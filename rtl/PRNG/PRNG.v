==> flow/design.v <==
module PRNG #( parameter DATA_WIDTH = 32, NUMBER_RANDOM = 2) (
	input clk,
	input rst_n,
	input start,
	input re_start,
	output wire out_valid,
	output reg [31:0] data_out,
	output reg end_random,
	output reg [31:0] number_1,
	output reg [31:0] number_2
);
	parameter N = 624          ;
	parameter M = 397          ;
	parameter R = 31           ;
	parameter A = 32'h9908B0DF ;
	parameter U = 11           ;
	parameter D = 32'hFFFFFFFF ;
	parameter S = 7            ;
	parameter B = 32'h9D2C5680 ;
	parameter T = 15           ;
	parameter C = 32'hEFC60000 ;
	parameter L = 18           ;
	parameter F = 1812433253   ;
	parameter SEED = 32'h87878787; 
	parameter W = 32; 
	parameter [2:0] IDLE          = 3'b000;
	parameter [2:0] INIT          = 3'b001;
	parameter [2:0] TRANFORMATION = 3'b010;
	parameter [2:0] TEMPERING     = 3'b011;
	parameter [2:0] END_RANDOM    = 3'b100;
	reg [2:0] current_state, next_state;
	reg [10:0] counter_init;
	reg [10:0] counter_tran;
	reg [10:0] counter_temp;
	wire [W-1:0] upper_mask;
	wire [W-1:0] lower_mask;
	reg [31:0] y;
	reg [31:0] x;
	reg [31:0] x1;
	reg [31:0] out_tranformation;
	reg [31:0] y1,y2,y3,y4,y5,y6,y7,y8,y9,y10;
	assign lower_mask = (1 << R) - 1;
	assign upper_mask = ~lower_mask & {W{1'b1}};
	always @(posedge clk or negedge rst_n) begin
		if(!rst_n) begin
			current_state <= IDLE;
	  end else begin
			current_state <= next_state;
		end
	end
	always @(*) begin
		case(current_state)
			IDLE: begin
				if(start) begin 
					next_state = INIT;
				end else begin
					next_state = IDLE;
				end
			end
			INIT: begin 
				if(counter_init == N) begin 
					next_state = TRANFORMATION;
				end else begin
					next_state = INIT;
				end
			end
			TRANFORMATION: begin
				if (counter_tran == N) begin
					next_state = TEMPERING;
				end else begin
					next_state = TRANFORMATION;
				end
			end
			TEMPERING: begin
				if(counter_temp == 32) begin
					next_state = END_RANDOM;
				end else begin
					next_state = TEMPERING;
				end
			end
			END_RANDOM: begin
				if(re_start) begin 
					next_state = TRANFORMATION;
				end else begin
					next_state = END_RANDOM;
				end
			end
			default: next_state = IDLE;
			endcase
	end
	reg [31:0] state_vector [623:0] ;
	wire [31:0] temp;
	assign temp = state_vector[counter_init] ^ (state_vector[counter_init] >> (W-2));
  integer i;
	always @(posedge clk or negedge rst_n) begin
		if(!rst_n) begin
			counter_init <= 0;
			counter_tran <= 0;
			counter_temp <= 0;
			out_tranformation <= 0;
			y   <= 0;
			y1  <= 0;
			y2  <= 0;
			y3  <= 0;
			y4  <= 0;
			y5  <= 0;
			y6  <= 0;
			y7  <= 0;
			y8  <= 0;
			y9  <= 0;
			y10 <= 0;
			x1  <= 0;
			x   <= 0;
			for (i = 0; i < N; i = i + 1) begin
				state_vector[i] <= 0;
			end
		end else begin
			case(next_state)
				IDLE: begin 
					state_vector[0] <= SEED;
				end 
				INIT: begin
					counter_init <= counter_init + 1;
					state_vector[counter_init+1] <= (F * (state_vector[counter_init] ^ (state_vector[counter_init] >> (W-2))) + counter_init) & 32'hFFFFFFFF;
				end
				TRANFORMATION: begin 
					counter_tran <= counter_tran + 1; 
					y <= (state_vector[counter_tran] & upper_mask) + (state_vector[(counter_tran + 1 ) % N] & lower_mask);
					x <= y >> 1;
					if(x[0] == 1) begin
						x1 <= x ^ A;
						state_vector[counter_tran] <= state_vector[((counter_tran + M) % N)] ^ x1;					
					  out_tranformation	 <= state_vector[((counter_tran + M) % N)] ^ x1;					
					end else begin
						state_vector[counter_tran] <= state_vector[((counter_tran + M) % N)] ^ x;					
					  out_tranformation	 <= state_vector[((counter_tran + M) % N)] ^ x;					
					end
				end
				TEMPERING: begin
					counter_temp <= counter_temp + 1; 
					y1  <= (out_tranformation >> U) ;
					y2  <= out_tranformation ^ y1   ;
					y3  <=  y2 << S                 ;
					y4  <=  y3 & C                  ;
					y5  <=  y4 ^ y2                 ;
					y6  <=  y5 << 15                ;
					y7  <=  y6 & C                  ;
					y8  <=  y7 ^ y5                 ;
					y9  <=  y8 >> L                 ;
					y10 <=  y9 ^ y8                 ;
				end
				END_RANDOM: begin 
					counter_tran <= 0;
					counter_temp <= 0;
				end
			endcase
		end
	end
	wire test;
	assign test = ((counter_temp == 6) | (counter_temp == 7));
	assign out_valid = (counter_temp == 5) ? 1 : 0;
endmodule
Tool chain data of PRNG
The steps from the RTL of PRNG to its reports follow in flow order.
Lines are those of the file above, counted from 1.
Library cell names are shortened.
A cell with -- has no value.
- top module: PRNG
- clock port: clk
- standard-cell library: sky130hd
- corner: tt_025C_1v80

Word level
Yosys after proc, flatten, opt, wreduce and memory -nomap, before mapping. Print and check cells are not counted. Equal cells are merged and count once.
- noted ROM bits: 0
- noted word width x clocked read ports: 0
- noted RAM bits: 0
- noted bits in registers: 36
- input bits at 4
- noted memories kept: 0
- noted output and inout port bits: 98
- cells after elaboration: 31
- bits in latches: 0
- noted $mul: 0
- noted mux-type cells: 9
- noted divide/modulo/power cells: 0
- add/subtract/negate cells at 3
- bitwise operators: 0
- noted eq/ne operators: 12
- noted order comparisons: 0
- shifts and indexed selects at 0
- noted reductions and logical operators: 3
- operator list (operator ; count):
    parallel mux 11 bit (select 2 bit) ; 2
    adder 11 x 1 -> 11 bit (second input constant) ; 3
    == test 11 x 10 -> 1 bit (second input constant) ; 2
    parallel mux 3 bit (select 5 bit) ; 1
    == test 3 x 2 -> 1 bit (second input constant) ; 4
    == test 11 x 3 -> 1 bit (second input constant) ; 1
    == test 11 x 6 -> 1 bit (second input constant) ; 1
    == test 3 x 1 -> 1 bit (second input constant) ; 2
    == test 3 bit (second input constant) ; 2
    two-way mux 3 bit ; 2
    nonzero test 2 bit ; 2
    zero test 3 bit ; 1
    two-way mux 1 bit ; 3
    two-way mux 2 bit ; 1

Longest topological paths
Yosys ltp: most cells in a row. Word level: on the elaborated netlist, between registers, memories and ports. Mapped: between sequential cells and ports; inverters and the memories' decode and read muxes count.
- depth after elaboration: 5
- ABC_AREA at 1
- mapped depth: 14
- noted gate-level depth less buffers: 12

Mapped cells and area
Source: synth_stat.txt of the flow (Yosys; design flattened, memories mapped). It holds for the ABC_AREA given above (unset counts as 0); a run with the other value may have another netlist.
The area totals of this step are shown rounded.
- cells by type (type ; count ; total area (um^2)):
    dfrtp_1 ; 37 ; 925.888
    buf_4 ; 99 ; 743.213
    nand2_1 ; 88 ; 330.317
    nand3_1 ; 57 ; 285.274
    inv_1 ; 32 ; 120.115
    nor2_1 ; 28 ; 105.101
    ha_1 ; 7 ; 87.584
    nand3_2 ; 8 ; 80.077
    xor2_1 ; 8 ; 70.067
    nand4_1 ; 8 ; 50.048
    buf_6 ; 4 ; 45.043
    nand2_2 ; 7 ; 43.792
    nor4_1 ; 6 ; 37.536
    nand3_4 ; 2 ; 35.034
    xnor2_1 ; 4 ; 35.034
    nand2_4 ; 3 ; 33.782
    o21ai_0 ; 6 ; 30.029
    dfstp_2 ; 1 ; 26.275
Other cell types: 16; their cells: 25.
- noted buffer cells: 108
- synthesis area at 3250 um^2
- noted flip-flop cells: 38
- area of sequential cells at 952 um^2
- noted mapped cells: 430

Timing after synthesis
Source: OpenSTA report_checks on the synthesized netlist (no wires, ideal clock, input and output delay 20% of the period each), path of least setup slack; recovery checks are left aside. Register names are those of the netlist, which keeps one name where synthesis merged equal registers.
- kind: reg-to-reg
- start: register counter_temp[0]
- end: register counter_init[5]
- arrival time: 1.598 ns
- noted path slack: 0.605 ns
- time at the first pin: 0.000 ns
- buffers on the path at 1
- data required time at 2.203 ns
- stages on the path at 13
- noted path delay: 1.715 ns
- noted period: 2.32 ns
- setup time: 0.117 ns
- synthesis period reached at 1.715 ns
"path delay" is the arrival time less input delay plus setup time.
"stages on the path" counts driving pins, that of a launching flip-flop among them; a cell with two outputs on the path counts twice.
"synthesis period reached" is the clock period less the worst setup slack; recovery checks do not enter. This is arithmetic on one report: input and output delays are still those of the set period (20% each).
Between the ends stands the longest chain of elaborated cells between them, by number of cells; it is not shown to be the way that was timed. Of several equally long chains one is given.
A line is the first line of the expression or statement that the cell stems from. Yosys adds cells for indexed reads and writes and turns some case tables into memories.
A register here has more assigning lines than the two given.
- cells stage by stage: dfrtp_1 -> inv_1 -> ha_1 -> nand3_1 -> nor2_2 -> nand2_1 -> nand2_2 -> nand3_4 -> nor2_4 -> nand2_4 -> buf_6 -> nand2_1 -> nand2_1
- noted length of the longest elaborated chain: 4
- elaborated cells on any way between the ends: 4
- noted RTL lines with such cells: 3
- classes of those cells: 2 x eq/ne; 2 x mux
- RTL lines, path post-synthesis (item ; line ; text):
    start, declared ; 34 ; reg [10:0] counter_temp;
    start, assigned ; 99 ; counter_temp <= 0;
    start, assigned ; 140 ; counter_temp <= counter_temp + 1;
    == test 11 x 6 -> 1 bit ; 75 ; if(counter_temp == 32) begin
    two-way mux 3 bit ; 75 ;
    parallel mux 3 bit (select 5 bit) ; 52 ; case(current_state)
    == test 3 x 1 -> 1 bit ; 118 ; case(next_state)
    end, assigned ; 97 ; counter_init <= 0;
    end, assigned ; 123 ; counter_init <= counter_init + 1;
    end, declared ; 32 ; reg [10:0] counter_init;

Timing after layout
Path of least setup slack in the final report of record 1 (OpenROAD, finished layout, wires in). Where an end is a register, its clock arrival counts in the times.
- kind: reg-to-reg
- start: register counter_temp[0]
- end: register counter_tran[4]
- noted period: 1.45 ns
- stages on the path at 15
- data required time at 1.68 ns
- buffers on the path at 2
- arrival time: 1.96 ns
- noted path slack: -0.28 ns
- time at the first pin: 0.29 ns
- setup time: 0.06 ns
Between the ends stands the longest chain of elaborated cells between them, by number of cells; it is not shown to be the way that was timed. Of several equally long chains one is given.
A register here has more assigning lines than the two given.
- cells stage by stage: dfrtp_1 -> inv_2 -> ha_4 -> nand3_2 -> nor2_2 -> nand2_1 -> nand2_2 -> nand2_4 -> inv_4 -> nand2_4 -> buf_4 -> nor2_4 -> buf_12 -> nand3_1 -> nand2_1
- noted length of the longest elaborated chain: 5
- elaborated cells on any way between the ends: 7
- noted RTL lines with such cells: 3
- classes of those cells: 3 x eq/ne; 3 x mux; 1 x reduce/logical
- RTL lines, path post-layout (item ; line ; text):
    start, declared ; 34 ; reg [10:0] counter_temp;
    start, assigned ; 99 ; counter_temp <= 0;
    start, assigned ; 140 ; counter_temp <= counter_temp + 1;
    == test 11 x 6 -> 1 bit ; 75 ; if(counter_temp == 32) begin
    two-way mux 3 bit ; 75 ;
    parallel mux 3 bit (select 5 bit) ; 52 ; case(current_state)
    == test 3 bit ; 118 ; case(next_state)
    parallel mux 11 bit (select 2 bit) ; 118 ;
    end, assigned ; 98 ; counter_tran <= 0;
    end, assigned ; 127 ; counter_tran <= counter_tran + 1;
    end, declared ; 33 ; reg [10:0] counter_tran;

Add stored flow runs of PRNG

Module PRNG, platform sky130hd: 2 stored runs of the flow (Yosys, OpenROAD) with differing settings, in no particular order. Input and output delays are each 20% of the period that was set; the output load is 0.01 pF.
"time on the worst setup path": the worst setup path's part of the clock period (all of it between registers, 20% less for each end at a port) less its slack. A launch clock that arrives late makes it longer, a capture clock that arrives late makes it shorter.
By "total power after layout" is meant OpenSTA's value without simulated activity: inputs other than the clock are taken to toggle once in ten clock periods, and the tool carries that through the logic.
The results are shown rounded.

Record 1
Settings were period_ns = 1.45; CORE_UTILIZATION = 24; SETUP_SLACK_MARGIN = 0.29; PLACE_DENSITY_LB_ADDON = 0.06; CELL_PAD_IN_SITES_GLOBAL_PLACEMENT = 2; TNS_END_PERCENT = 25; ABC_AREA = 1; GPL_TIMING_DRIVEN = 1; GPL_ROUTABILITY_DRIVEN = 1; SLEW_MARGIN = 15; MIN_ROUTING_LAYER = met1; CAP_MARGIN = 20; CORE_MARGIN = 2
- die outline area: 14,500 um^2
- noted the area of the synthesized netlist: 3,250 um^2
- time on the worst setup path at 1.73 ns
- type of the worst setup path: reg-to-reg
- noted the total power after layout: 3.55 mW
- standard-cell area of the final layout: 4,170 um^2
- sum of negative setup slack: -8.46 ns
- worst setup slack after layout: -0.276 ns

Record 2
Settings were period_ns = 1.41; CORE_UTILIZATION = 36; SETUP_SLACK_MARGIN = 0.29; PLACE_DENSITY_LB_ADDON = 0.25; CORE_MARGIN = 3; CELL_PAD_IN_SITES_GLOBAL_PLACEMENT = 3; CELL_PAD_IN_SITES_DETAIL_PLACEMENT = 2; CTS_CLUSTER_DIAMETER = 60; SLEW_MARGIN = 10; MIN_ROUTING_LAYER = met2; CAP_MARGIN = 20
- die outline area: 8,920 um^2
- noted the area of the synthesized netlist: 2,820 um^2
- time on the worst setup path at 2.35 ns
- type of the worst setup path: reg-to-reg
- noted the total power after layout: 2.94 mW
- standard-cell area of the final layout: 3,670 um^2
- sum of negative setup slack: -28.4 ns
- worst setup slack after layout: -0.935 ns
